==> flow/design.v <==
module secretkey (clk,start,finish,i_counter,secret_key_value,secret_key_input,hex0,hex1,hex2,hex3,hex4,hex5,state);
input clk;
input reg start;
input [7:0] i_counter;
input [23:0] secret_key_input;
reg [1:0] keylength = 2'd3;
output finish;
output reg [7:0] secret_key_value;
output reg [3:0] hex0,hex1,hex2,hex3,hex4,hex5;
reg [1:0] secret_key_mod;
output reg [3:0] state;
parameter idle = 4'b0000;
parameter key_mod = 4'b0001;
parameter key_mod_check = 4'b0010;
parameter finish_state = 4'b0011;
parameter hex_display = 4'b0100;
parameter wait_display = 4'b0101;
always @(posedge clk)
begin
	case(state)
	idle: begin
	finish <=1'b0;
	if (start)
		state <= key_mod;
	else
		state<= idle;
	end
	key_mod:begin
		secret_key_mod <= (i_counter % keylength);
		state <= key_mod_check;
	end
	key_mod_check:
	begin
		if (secret_key_mod == 0)
			secret_key_value <= secret_key_input[23:16] ;
		else if (secret_key_mod == 1)
			secret_key_value <= secret_key_input[15:8];
		else if (secret_key_mod == 2)
			secret_key_value <= secret_key_input[7:0];
	state <= hex_display;
	end
	hex_display:
		begin
			hex0 <= secret_key_input[3:0];
			hex1 <= secret_key_input[7:4];
			hex2 <= secret_key_input[11:8];
			hex3 <= secret_key_input[15:12];
			hex4 <= secret_key_input[19:16];
			hex5 <= secret_key_input[23:20];
			state <= wait_display;
		end
	wait_display:
		begin
			state <= finish_state;
		end
	finish_state:begin
	state <= idle;
	finish <= 1'b1;
	end
	default: state<= idle;
	endcase
end
endmodule
==> From RTL to reports: secretkey <==
What the tools print for secretkey, step after step.
Lines are those of the file above, counted from 1.
Library cell names are shortened.
{ "inputs": {"top_module": "secretkey", "clk_port": "clk", "library": "sky130hd", "pvt_corner": "tt_025C_1v80"} }

==> Word level <==
Source: Yosys, flattened and elaborated, memories not mapped. Widths are those after wreduce. Registers that Yosys merges into a memory's read port (data or address) are not register bits. Print and check cells do not count. Equal cells are merged and count once.
{ "word_totals": {"word_cells": 29, "output_inout_bits": 37, "in_bits": 34, "regBits": 39} }
{ "op_classes": {"n_mux": 6, "reduce_logical": 5, "eq_ne": 7, "n_div": 1} }
{ "ops": {"columns": ["cell", "n"], "rows": [
  ["8-bit two-way mux", 3],
  ["4-bit case mux with 5-bit select", 1],
  ["8-bit by 2-bit modulo with 8-bit output with constant B", 1],
  ["4-bit by 2-bit == test with 1-bit output with constant B", 2],
  ["4-bit by 3-bit == test with 1-bit output with constant B", 2],
  ["4-bit by 1-bit == test with 1-bit output with constant B", 1],
  ["4-bit zero test", 1],
  ["3-bit nonzero test", 1],
  ["2-bit by 1-bit == test with 1-bit output with constant B", 1],
  ["2-bit == test with constant B", 1],
  ["2-bit zero test", 1],
  ["2-bit AND reduction", 1],
  ["2-bit nonzero test", 1],
  ["1-bit case mux with 2-bit select", 1],
  ["1-bit two-way mux", 1]
]} }

==> Longest topological paths <==
Depth = most cells in a row (Yosys ltp): at word level without a register or memory, in the mapped netlist without a sequential cell, where the memories' decode and read muxes count.
{ "logic_depth": {"ltp_word": 4, "ABC_AREA": 1, "ltp_mapped": 26, "mapped_depth_nobuf": 26} }

==> Netlist <==
Source: synth_stat.txt of the flow (Yosys; design flattened, memories mapped). It holds for the ABC_AREA given above (unset counts as 0); a run with the other value may have another netlist.
Totals and module areas in this step are rounded.
{ "types": {"columns": ["type", "n", "area_total_um2"], "rows": [
  ["edfxtp_1", 35, 1.05E+03],
  ["nand2_1", 49, 183.926],
  ["nand3_1", 21, 105.101],
  ["dfxtp_1", 3, 60.058],
  ["inv_1", 15, 56.304],
  ["nor2_1", 7, 26.275],
  ["ha_1", 2, 25.024],
  ["nand2_2", 4, 25.024],
  ["a21oi_1", 4, 20.019],
  ["o21ai_2", 2, 17.517],
  ["inv_2", 3, 11.261],
  ["nand2_4", 1, 11.261],
  ["o21bai_2", 1, 11.261],
  ["nand3_2", 1, 10.01],
  ["a21oi_2", 1, 8.758],
  ["buf_4", 1, 7.507],
  ["o21bai_1", 1, 7.507],
  ["nor2_2", 1, 6.256]
]} }
Not listed: further types 4, cells in them 4.
{ "mapped": {"seqArea_um2": 1111, "yosys_area_um2": 1662, "ff_cells": 38, "mapped_cells": 156} }

==> Timing after synthesis <==
Path of least setup slack by OpenSTA after synthesis, without wires, with an ideal clock, recovery checks aside; 20% of the period is set as input and as output delay. Where synthesis merged equal registers, the netlist keeps one of their names.
{ "synth_timing": {"path_type": "input -> register", "start": "input i_counter[6]", "end": "register secret_key_mod[1]", "path_slack_ns": 0.979, "path_delay_ns": 2.237, "arrival_ns": 2.789, "tclk_ns": 4.02, "input_delay_ns": 0.804, "setup_time_ns": 0.252, "path_buffers": 0, "stages": 23, "synth_period_reached_ns": 3.041} }
"path_delay_ns" = arrival - input delay + setup time.
"stages": output pins that drive a net of the path, with the launching flip-flop's if there is one; two outputs of one cell count as two.
"synth_period_reached_ns" = period - worst setup slack (recovery checks aside). The figure is calculated, with input and output delays left at 20% of the set period.
The rows between start and end are the longest chain of elaborated cells between them; the timing report does not say that the signal goes this way. Where chains are equally long, one stands for them.
A line is the first line of the expression or statement that the cell stems from. Yosys adds cells for indexed reads and writes and turns some case tables into memories.
{ "synth_between": {"path_cell_list": "inv_1 > nand3_1 > nand3_1 > nand2_2 > nor2_2 > nand2_1 > nand2_2 > nand3_1 > nand2_1 > inv_1 > ha_1 > inv_1 > nand2_4 > inv_2 > nand2_1 > nand2_1 > nand2_1 > ha_1 > o21bai_1 > a21oi_2 > nand2_1 > nand2_1 > nand2_1", "elab_chain_len": 1, "cells_between": 1, "cone_lines": 1, "cone_classes": "div: 1"} }
{ "synth_rtl": {"columns": ["element", "line", "source"], "rows": [
  ["from (decl)", 4, "input [7:0] i_counter;"],
  ["8-bit by 2-bit modulo with 8-bit output", 29, "secret_key_mod <= (i_counter % keylength);"],
  ["to (assign)", 29, null],
  ["to (decl)", 10, "reg [1:0] secret_key_mod;"]
]} }

==> Timing after layout <==
From the final timing report of run 1: the path of least setup slack in the routed layout; clock arrival at registers is part of the times.
{ "layout_timing": {"path_type": "input -> register", "start": "input i_counter[4]", "end": "register secret_key_mod[0]", "arrival_ns": 3.74, "stages": 25, "path_buffers": 1, "setup_time_ns": 0.24, "tclk_ns": 5.32, "path_slack_ns": 1.62, "input_delay_ns": 1.06} }
The rows between start and end are the longest chain of elaborated cells between them; the timing report does not say that the signal goes this way. Where chains are equally long, one stands for them.
{ "layout_between": {"path_cell_list": "clkdlybuf4s50_1 > inv_1 > nand3_1 > nand2_2 > nor2_4 > inv_2 > o21ai_2 > nand2_2 > nand2_1 > nand2_1 > nand2_1 > inv_1 > ha_1 > inv_2 > nand2_4 > inv_2 > nand2_1 > nand2_1 > nand2_1 > ha_1 > o21bai_1 > a21oi_2 > nand2_1 > nand2_1 > nand2_1", "elab_chain_len": 1, "cells_between": 1, "cone_lines": 1, "cone_classes": "div: 1"} }
{ "layout_rtl": {"columns": ["element", "line", "source"], "rows": [
  ["from (decl)", 4, "input [7:0] i_counter;"],
  ["8-bit by 2-bit modulo with 8-bit output", 29, "secret_key_mod <= (i_counter % keylength);"],
  ["to (assign)", 29, null],
  ["to (decl)", 10, "reg [1:0] secret_key_mod;"]
]} }

Flow measurements of secretkey on sky130hd: 2 stored runs with different settings, listed in no order. Input and output delays are each 20% of the period that was set; the output load is 0.01 pF.
"clock period reached" = clock period - worst setup slack. The figure is calculated, with input and output delays left at 20% of the set period.
"allowed time less slack (worst setup path)": the worst setup path's part of the clock period (all of it between registers, 20% less for each end at a port) less its slack. A launch clock that arrives late makes it longer, a capture clock that arrives late makes it shorter.
"total design power" is the tool's figure for a default switching activity; nothing was simulated.
Measured values are rounded.

==> run 1: settings <==
{ "period_ns": 5.32, "CORE_UTILIZATION": 52, "SETUP_SLACK_MARGIN": 1.38, "PLACE_DENSITY_LB_ADDON": 0.14, "CORE_ASPECT_RATIO": 0.72, "ABC_AREA": 1, "SLEW_MARGIN": 10, "CAP_MARGIN": 20, "CORE_MARGIN": 2 }
==> run 1: results <==
area inside the die boundary: 3670 um2
clock period reached: 3.704 ns
total design power: 985 uW
worst setup slack after layout: 1.616 ns
Yosys chip area after synthesis: 1662 um2
allowed time less slack (worst setup path): 2.64 ns
critical path type: input -> register
area of the standard cells in the finished layout: 2524 um2

==> run 2: settings <==
{ "period_ns": 3.58, "CORE_UTILIZATION": 35, "PLACE_DENSITY": 0.63, "CORE_ASPECT_RATIO": 0.64, "CELL_PAD_IN_SITES_GLOBAL_PLACEMENT": 0, "ABC_AREA": 1, "GPL_TIMING_DRIVEN": 1, "MAX_ROUTING_LAYER": "met5", "CAP_MARGIN": 20, "CORE_MARGIN": 2, "SLEW_MARGIN": 20 }
==> run 2: results <==
area inside the die boundary: 5328 um2
clock period reached: 3.187 ns
total design power: 1607 uW
worst setup slack after layout: 0.393 ns
Yosys chip area after synthesis: 1662 um2
allowed time less slack (worst setup path): 2.47 ns
critical path type: input -> register
area of the standard cells in the finished layout: 2640 um2
