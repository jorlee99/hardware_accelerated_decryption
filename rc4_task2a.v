==> flow/design.v <==
`default_nettype none
module rc4_task2a(clk,s_counter,s_data_in,s_mem_data,write_enable_s_mem,d_counter,d_data,d_mem_out,write_enable_d_mem,e_counter,e_mem_data,
i_counter_task2a,start_secret, secret_key_data,secret_key_done,secret_key,
fail_led, success_led,key0,key1,key2,key3,
state);
input clk;
input key0,key1,key2,key3;  
output reg [8:0] state;
output reg [7:0] s_counter;
output reg [7:0] s_data_in;
output reg write_enable_s_mem;
input reg [7:0] s_mem_data;
reg [7:0] i_counter_task1 = 8'b0;
output reg [7:0] i_counter_task2a;
output reg start_secret;
assign start_secret = state[0];  
input reg [7:0] secret_key_data;
input reg secret_key_done;
reg [7:0] j_counter_task2a;
reg [7:0] s_mem_i, s_mem_j;  
input reg [7:0] e_mem_data;
input reg [7:0] d_mem_out;
output reg [7:0] d_counter;
output reg [7:0] d_data;
output reg write_enable_d_mem; 
output reg [7:0] e_counter;
reg [7:0]s_mem_i_2b, s_mem_j_2b, s_mem_f;
reg [7:0] k_counter, f_counter;
reg [7:0] i_counter_task2b;
reg [7:0] j_counter_task2b;
output reg [23:0] secret_key;
output reg success_led;  
output reg fail_led;
parameter task1 = 9'b00000000;
parameter get_i_counter = 9'b00000001;
parameter get_i_wait = 9'b00000010_0;
parameter get_i_data= 9'b00000011_0;
parameter get_secret_key= 9'b00000100_1;
parameter store_secret_key= 9'b00000101_0;
parameter get_j_value = 9'b00000110_0;
parameter get_j_counter = 9'b00000111_0;
parameter get_j_wait = 9'b00001000_0;
parameter get_j_data = 9'b00001001_0;
parameter i_swap_out = 9'b00001010_0;
parameter swap_values= 9'b00001011_0;
parameter j_swap_out = 9'b00001100_0;
parameter end_task2a= 9'b00001101_0;
parameter i_increment= 9'b00001110_0;
parameter get_i_counter_2b = 9'b00001111_0;
parameter get_i_wait_2b = 9'b00010000_0;
parameter get_i_data_2b = 9'b00010001_0;
parameter j_increment = 9'b00010010_0;
parameter get_j_counter_2b = 9'b00010011_0;
parameter get_j_wait_2b = 9'b00010100_0;
parameter get_j_data_2b = 9'b00010101_0;
parameter j_swap_out_2b = 9'b00010110_0;
parameter swap_values_2b = 9'b00010111_0;
parameter i_swap_out_2b = 9'b00011000_0;
parameter get_f_count_value = 9'b00011001_0;
parameter get_f_counter = 9'b00011010_0;
parameter wait_f_data = 9'b00011011_0;
parameter get_f_data = 9'b00011100_0;
parameter get_encrypt_data = 9'b00011101_0;
parameter decrypt_counter = 9'b00011110_0;
parameter decrypt_wait = 9'b00011111_0;
parameter get_decrypt_data = 9'b00100000_0;
parameter end_task2b = 9'b00100001_0;
parameter end_all = 9'b00100010_0;
parameter decrypt_check = 9'b00100011_0;
parameter failed = 9'b00100100_0;
parameter success_check = 9'b00100101_0;
parameter end_all_failed = 9'b00100110_0;
parameter end_all_success = 9'b00100111_0;
parameter reset = 9'b00101000_0;
	always_ff @(posedge clk) begin
		case(state) 
			reset:begin  
				i_counter_task1 <= 1'b0;
				i_counter_task2a <= 1'b0;
				j_counter_task2a <= 1'b0;
				i_counter_task2b <= 1'b0;
				j_counter_task2b <= 1'b0;
				f_counter <= 1'b0;
				k_counter <= 1'b0;
				state <= task1;
			end
			task1: begin
				write_enable_s_mem <= 1'b1;
					s_counter <= i_counter_task1;
					s_data_in <= i_counter_task1;
				if (i_counter_task1 == 8'd255) begin  
				state <= get_i_counter;
				end
				else begin
					i_counter_task1 <= i_counter_task1 + 1'b1;  
					state <= task1;
				end
			end
			get_i_counter: begin
					s_counter <= i_counter_task2a;  
					write_enable_s_mem <= 1'b0;
					state <= get_i_wait;
			end
			get_i_wait: begin
				write_enable_s_mem <= 1'b0; 
				state <= get_i_data;
			end
			get_i_data: begin
				write_enable_s_mem <= 1'b0;
				s_mem_i<= s_mem_data;  
				state <= get_secret_key;
			end	
		get_secret_key:begin  
				 write_enable_s_mem <=1'b0;
				if(secret_key_done) 
				state<=store_secret_key;
				else
				state<=get_secret_key;
			end
		store_secret_key:  
			begin
				write_enable_s_mem <=1'b0;
				state <= get_j_value;
			end
			get_j_value: begin  
				write_enable_s_mem <= 1'b0;
				j_counter_task2a<= (j_counter_task2a+ s_mem_data + secret_key_data);  	
				state <= get_j_counter;
			end
			get_j_counter: begin 
				write_enable_s_mem <= 1'b0;
				s_counter <= j_counter_task2a;  
				state <= get_j_wait;
			end
			get_j_wait: begin
				write_enable_s_mem <= 1'b0;
				state <= get_j_data;
			end
			get_j_data: begin
				s_mem_j <= s_mem_data;  
				write_enable_s_mem <= 1'b0;
				state <= i_swap_out;
			end
			i_swap_out: begin
				write_enable_s_mem <= 1'b1;
				s_data_in <= s_mem_i;  
				state <= swap_values;
			end
			swap_values: begin
				write_enable_s_mem <= 1'b0;
				s_counter <= i_counter_task2a;  
				state <= j_swap_out;
			end
			j_swap_out: begin
				write_enable_s_mem <= 1'b1;
				s_data_in <= s_mem_j;  
				state <= end_task2a;
			end
			end_task2a: begin
				write_enable_s_mem <= 1'b0;
				if (i_counter_task2a< 8'd255) begin  
					i_counter_task2a<= i_counter_task2a+ 1'b1; 
					state <= get_i_counter;
				end
				else begin
					state <= i_increment; 
				end
			end
			i_increment: begin
				i_counter_task2b<= i_counter_task2b+ 1'b1; 
				state <= get_i_counter_2b;
			end
			get_i_counter_2b: begin
				write_enable_s_mem <= 1'b0;
				s_counter <= i_counter_task2b; 
				state <= get_i_wait_2b;
			end
			get_i_wait_2b: begin
				write_enable_s_mem <= 1'b0;
				state <= get_i_data_2b;
			end
			get_i_data_2b: begin
				write_enable_s_mem <= 1'b0;
				s_mem_i_2b <= s_mem_data;  
				state <= j_increment;
			end	
			j_increment: begin
				write_enable_s_mem <= 1'b0;
				j_counter_task2b<= j_counter_task2b+ s_mem_i_2b;  
				state <= get_j_counter_2b;
			end
			get_j_counter_2b: begin
				write_enable_s_mem <= 1'b0;
				s_counter <= j_counter_task2b;  
				state <= get_j_wait_2b;
			end
			get_j_wait_2b: begin
				write_enable_s_mem <= 1'b0;
				state <= get_j_data_2b;
			end
			get_j_data_2b: begin
				write_enable_s_mem <= 1'b0;
				s_mem_j_2b <= s_mem_data;     
				state <= j_swap_out_2b;
			end
			j_swap_out_2b: begin
				write_enable_s_mem <= 1'b1;
				s_data_in <= s_mem_i_2b;  
				state <= swap_values_2b;
			end
			swap_values_2b: begin
				write_enable_s_mem <= 1'b0;
				s_counter <= i_counter_task2b;  
				state <= i_swap_out_2b;
			end
			i_swap_out_2b: begin
				write_enable_s_mem <= 1'b1;
				s_data_in <= s_mem_j_2b;  
				state <= get_f_count_value;
			end
			get_f_count_value: begin
				write_enable_s_mem <= 1'b0;
				f_counter <= s_mem_i_2b + s_mem_j_2b;  
				state <= get_f_counter;
			end
			get_f_counter: begin 
				write_enable_s_mem <= 1'b0;
				s_counter <= f_counter;  
				state <= wait_f_data;
			end
			wait_f_data: begin
				write_enable_s_mem <= 1'b0;
				state <= get_f_data;
			end
			get_f_data: begin
				write_enable_s_mem <= 1'b0; 
				s_mem_f <= s_mem_data;  
				write_enable_d_mem <= 1'b0;
				state <= get_encrypt_data;
			end	
			get_encrypt_data:
				begin
				e_counter <= k_counter;  
				state <= decrypt_counter;
				end
			decrypt_counter:
			begin
				d_counter <= k_counter;  
				state <= decrypt_wait;
			end
			decrypt_wait: begin
				state <= get_decrypt_data;
			end
			get_decrypt_data: begin
				write_enable_d_mem <= 1'b1;
				d_data <= (s_mem_f^e_mem_data);  
				state <= decrypt_check;
			end
		decrypt_check:
		begin
			if ((d_data == 8'd32) || ((d_data <= 8'd122) && (d_data >= 8'd97))) 
				begin
					if (k_counter < 31) begin
						k_counter <= k_counter + 1'b1;
						state <= i_increment;
					end
					else
						state <= end_all_success;
				end
			else if (secret_key < 24'h3FFFFF) begin 
				secret_key <= secret_key + 1'b1;
				state <= reset;
				end
			else
				state <= end_all_failed;
		end
		end_all_success: 
			begin
				success_led <= 1'b1;
				fail_led <= 1'b0;
				state <= end_all_success;
			end
		end_all_failed: 
			begin
				success_led <= 1'b0;
				fail_led <= 1'b1;
				state <= end_all_failed;
			end
		default: state <= reset;
	endcase
end
endmodule
Tool chain data of rc4_task2a
Tool output for the design above, in the order of the flow.
Lines are those of the file above, counted from 1.
Operators carry their Yosys type and port widths (W data, S select, Z words).
{ "inputs": {"top_module": "rc4_task2a", "clock_port": "clk", "lib": "sky130hd", "lib_corner": "tt_025C_1v80"} }

Word level
Source: Yosys, flattened and elaborated, memories not mapped. Widths are those after wreduce. Registers that Yosys merges into a memory's read port (data or address) are not register bits. Print and check cells do not count.
{ "op_classes": {"n_addsub": 9, "n_cmp": 5, "reduce_and_logical": 23, "n_mux": 24, "eq_ne": 42, "bitwise": 2} }
{ "ops": {"columns": ["operator", "n"], "rows": [
  ["$pmux W9 S37", 1],
  ["$eq A9 B6 Y1 const B", 16],
  ["$pmux W8 S2", 7],
  ["$eq A9 B5 Y1 const B", 8],
  ["$pmux W8 S6", 1],
  ["$eq A9 B7 Y1 const B", 5],
  ["$pmux W8 S5", 1],
  ["$eq A9 B4 Y1 const B", 4],
  ["$add A8 B1 Y8 const B", 4],
  ["$add A8 B8 Y8", 4],
  ["$mux W8", 4],
  ["$add A24 B1 Y24 const B", 1],
  ["$lt A24 B22 Y1 const B", 1],
  ["$reduce_or A23 Y1", 1],
  ["$reduce_bool A2 Y1", 10],
  ["$eq A9 B3 Y1 const B", 2],
  ["$mux W7", 2],
  ["$mux W5", 2],
  ["$eq A9 B1 Y1 const B", 1],
  ["$logic_not A9 Y1", 1],
  ["$ne A2 B2 Y1 const B", 4],
  ["$lt A8 B5 Y1 const B", 1],
  ["$eq A8 B6 Y1 const B", 1],
  ["$ge A8 B7 Y1 const B", 1],
  ["$le A8 B7 Y1 const B", 1],
  ["$lt A8 B8 Y1 const B", 1],
  ["$eq A8 B8 Y1 const B", 1],
  ["$xor A8 B8 Y8", 1]
]} }
Not listed: further kinds 12, cells in them 18.
{ "word_totals": {"reg_bits": 173, "output_inout_bits": 86, "elab_cells": 128} }

Longest topological paths
Yosys ltp: most cells in a row. Word level: on the elaborated netlist, between registers, memories and ports. Mapped: between sequential cells and ports; inverters and the memories' decode and read muxes count.
{ "logic_depth": {"word_depth": 5, "ABC_AREA": 0, "depth_mapped": 11, "depth_no_buf": 11} }

Mapped cells and area
Yosys stat after the flow's synthesis: flattened, memories mapped to cells. It holds for the ABC_AREA given above (unset counts as 0); a run with the other value may have another netlist.
Totals and module areas in this step are rounded.
{ "by_type": {"columns": ["cell", "n", "area_total_um2"], "rows": [
  ["sky130_fd_sc_hd__edfxtp_1", 164, 4.92E+03],
  ["sky130_fd_sc_hd__nand3_1", 67, 335.322],
  ["sky130_fd_sc_hd__ha_1", 25, 312.8],
  ["sky130_fd_sc_hd__xnor2_1", 33, 289.027],
  ["sky130_fd_sc_hd__nor2_1", 76, 285.274],
  ["sky130_fd_sc_hd__xor2_1", 32, 280.269],
  ["sky130_fd_sc_hd__fa_1", 10, 200.192],
  ["sky130_fd_sc_hd__nand2_1", 46, 172.666],
  ["sky130_fd_sc_hd__dfxtp_1", 7, 140.134],
  ["sky130_fd_sc_hd__a22oi_1", 18, 135.13],
  ["sky130_fd_sc_hd__a21oi_1", 24, 120.115],
  ["sky130_fd_sc_hd__inv_1", 32, 120.115],
  ["sky130_fd_sc_hd__and3_1", 16, 100.096],
  ["sky130_fd_sc_hd__o21ai_0", 19, 95.091],
  ["sky130_fd_sc_hd__a221o_1", 9, 90.086],
  ["sky130_fd_sc_hd__mux2_1", 8, 90.086],
  ["sky130_fd_sc_hd__buf_2", 16, 80.077],
  ["sky130_fd_sc_hd__nor2b_1", 12, 75.072]
]} }
Not listed: further types 60, cells in them 148.
{ "mapped": {"ffs": 171, "stdcells": 762, "buf_cells": 35, "yosys_area_mm2": 0.0089} }

Worst setup path after synthesis
Path of least setup slack by OpenSTA after synthesis, without wires, with an ideal clock, recovery checks aside; 20% of the period is set as input and as output delay. Where synthesis merged equal registers, the netlist keeps one of their names.
{ "synth_timing": {"path_type": "register to register", "startpoint": "register state[5]", "endpoint": "register secret_key[0]", "t_arrival_ns": 2.433, "tclk_ns": 3.08, "t_required_ns": 2.675, "path_delay_ns": 2.838, "setup_time_ns": 0.405, "path_slack_ns": 0.243, "driving_pins": 7, "period_less_setup_slack_ns": 2.837} }
"path_delay_ns" is the arrival time less input delay plus setup time.
"driving_pins": output pins that drive a net of the path, with the launching flip-flop's if there is one; two outputs of one cell count as two.
"period_less_setup_slack_ns" is the clock period less the worst setup slack; recovery checks do not enter. This is arithmetic on one report: input and output delays are still those of the set period (20% each).
Between the ends stands the longest chain of elaborated cells between them, by number of cells; it is not shown to be the way that was timed. Of several equally long chains one is given.
A line is the first line of the expression or statement that the cell stems from. Yosys adds cells for indexed reads and writes and turns some case tables into memories.
At most two assigning lines are given for a register; there are more.
{ "synth_between": {"path_cell_list": "sky130_fd_sc_hd__dfxtp_1 sky130_fd_sc_hd__buf_2 sky130_fd_sc_hd__buf_2 sky130_fd_sc_hd__nor3b_1 sky130_fd_sc_hd__nand2_1 sky130_fd_sc_hd__clkbuf_1 sky130_fd_sc_hd__nor2_1", "elab_chain_len": 2} }
{ "synth_rtl": {"columns": ["element", "line", "rtl"], "rows": [
  ["start: declaration", 8, "output reg [8:0] state;"],
  ["start: assignment", 85, "state <= task1;"],
  ["start: assignment", 92, "state <= get_i_counter;"],
  ["$eq A9 B7 Y1", 76, "case(state)"],
  ["$reduce_and A3 Y1", null, null],
  ["end: assignment", 271, "secret_key <= secret_key + 1'b1;"],
  ["end: declaration", 31, "output reg [23:0] secret_key;"]
]} }

Path in the finished layout
Path of least setup slack in the final report of record 2 (OpenROAD, finished layout, wires in). Where an end is a register, its clock arrival counts in the times.
{ "layout_timing": {"path_type": "input to register", "startpoint": "input s_mem_data[0]", "endpoint": "register j_counter_task2a[7]", "path_slack_ns": 1.37, "tclk_ns": 4.68, "driving_pins": 12, "t_arrival_ns": 3.51, "setup_time_ns": 0.25, "t_required_ns": 4.88} }
Between the ends stands the longest chain of elaborated cells between them, by number of cells; it is not shown to be the way that was timed. Of several equally long chains one is given.
{ "layout_between": {"path_cell_list": "sky130_fd_sc_hd__clkdlybuf4s50_1 sky130_fd_sc_hd__inv_1 sky130_fd_sc_hd__fa_1 sky130_fd_sc_hd__inv_1 sky130_fd_sc_hd__ha_1 sky130_fd_sc_hd__inv_1 sky130_fd_sc_hd__fa_1 sky130_fd_sc_hd__nor2b_1 sky130_fd_sc_hd__o21ai_0 sky130_fd_sc_hd__a21oi_1 sky130_fd_sc_hd__or3_1 sky130_fd_sc_hd__a21oi_1", "elab_chain_len": 3} }
{ "layout_rtl": {"columns": ["element", "line", "rtl"], "rows": [
  ["start: declaration", 12, "input reg [7:0] s_mem_data;"],
  ["$add A8 B8 Y8 x2", 127, "j_counter_task2a<= (j_counter_task2a+ s_mem_data + secret_key_data);"],
  ["$pmux W8 S2", 76, "case(state)"],
  ["end: assignment", 80, "j_counter_task2a <= 1'b0;"],
  ["end: assignment", 127, null],
  ["end: declaration", 19, "reg [7:0] j_counter_task2a;"]
]} }

Memo
Re: implementation data of rc4_task2a

Below are 2 stored runs of the flow (Yosys, OpenROAD; platform sky130hd) on rc4_task2a, each with its settings and what was measured, unordered. Constraints: input delay and output delay 20% of the set period each, output load 0.01 pF.
"achievedPeriod_ns" means the clock period less the worst setup slack. The figure is calculated, with input and output delays left at 20% of the set period.
"worst_setup_path_time_ns": the worst setup path's part of the clock period (all of it between registers, 20% less for each end at a port) less its slack. A launch clock that arrives late makes it longer, a capture clock that arrives late makes it shorter.
By "power_uw" is meant OpenSTA's value without simulated activity: inputs other than the clock are taken to toggle once in ten clock periods, and the tool carries that through the logic.
The results are shown rounded.
[
  {
    "run": "record 1",
    "settings": { "period_ns": 3.07, "CORE_UTILIZATION": 71, "SETUP_SLACK_MARGIN": 0.24, "PLACE_DENSITY_LB_ADDON": 0.07, "CORE_MARGIN": 7, "CELL_PAD_IN_SITES_GLOBAL_PLACEMENT": 3, "TNS_END_PERCENT": 100, "ABC_AREA": 1, "GPL_TIMING_DRIVEN": 1, "CTS_CLUSTER_SIZE": 89, "CTS_CLUSTER_DIAMETER": 286, "CAP_MARGIN": 15, "MIN_ROUTING_LAYER": "met1", "SLEW_MARGIN": 20 },
    "outcome": "no results, placement failed with FLW-0024"
  },
  {
    "run": "record 2",
    "settings": { "period_ns": 4.68, "CORE_UTILIZATION": 16, "SETUP_SLACK_MARGIN": 1.0, "PLACE_DENSITY_LB_ADDON": 0.08, "CTS_CLUSTER_SIZE": 37, "CTS_CLUSTER_DIAMETER": 308, "MAX_ROUTING_LAYER": "met4", "CAP_MARGIN": 20, "CORE_MARGIN": 2, "SLEW_MARGIN": 20 },
    "results": { "setupTns_ns": 0.000, "power_uw": 3200, "setup_ws_ns": 1.37, "die_footprint_mm2": 0.0575, "ys_area_mm2": 0.0089, "post_route_stdcell_area_mm2": 0.0114, "worst_setup_path_time_ns": 2.38, "path_kind": "input to register", "achievedPeriod_ns": 3.311 }
  }
]
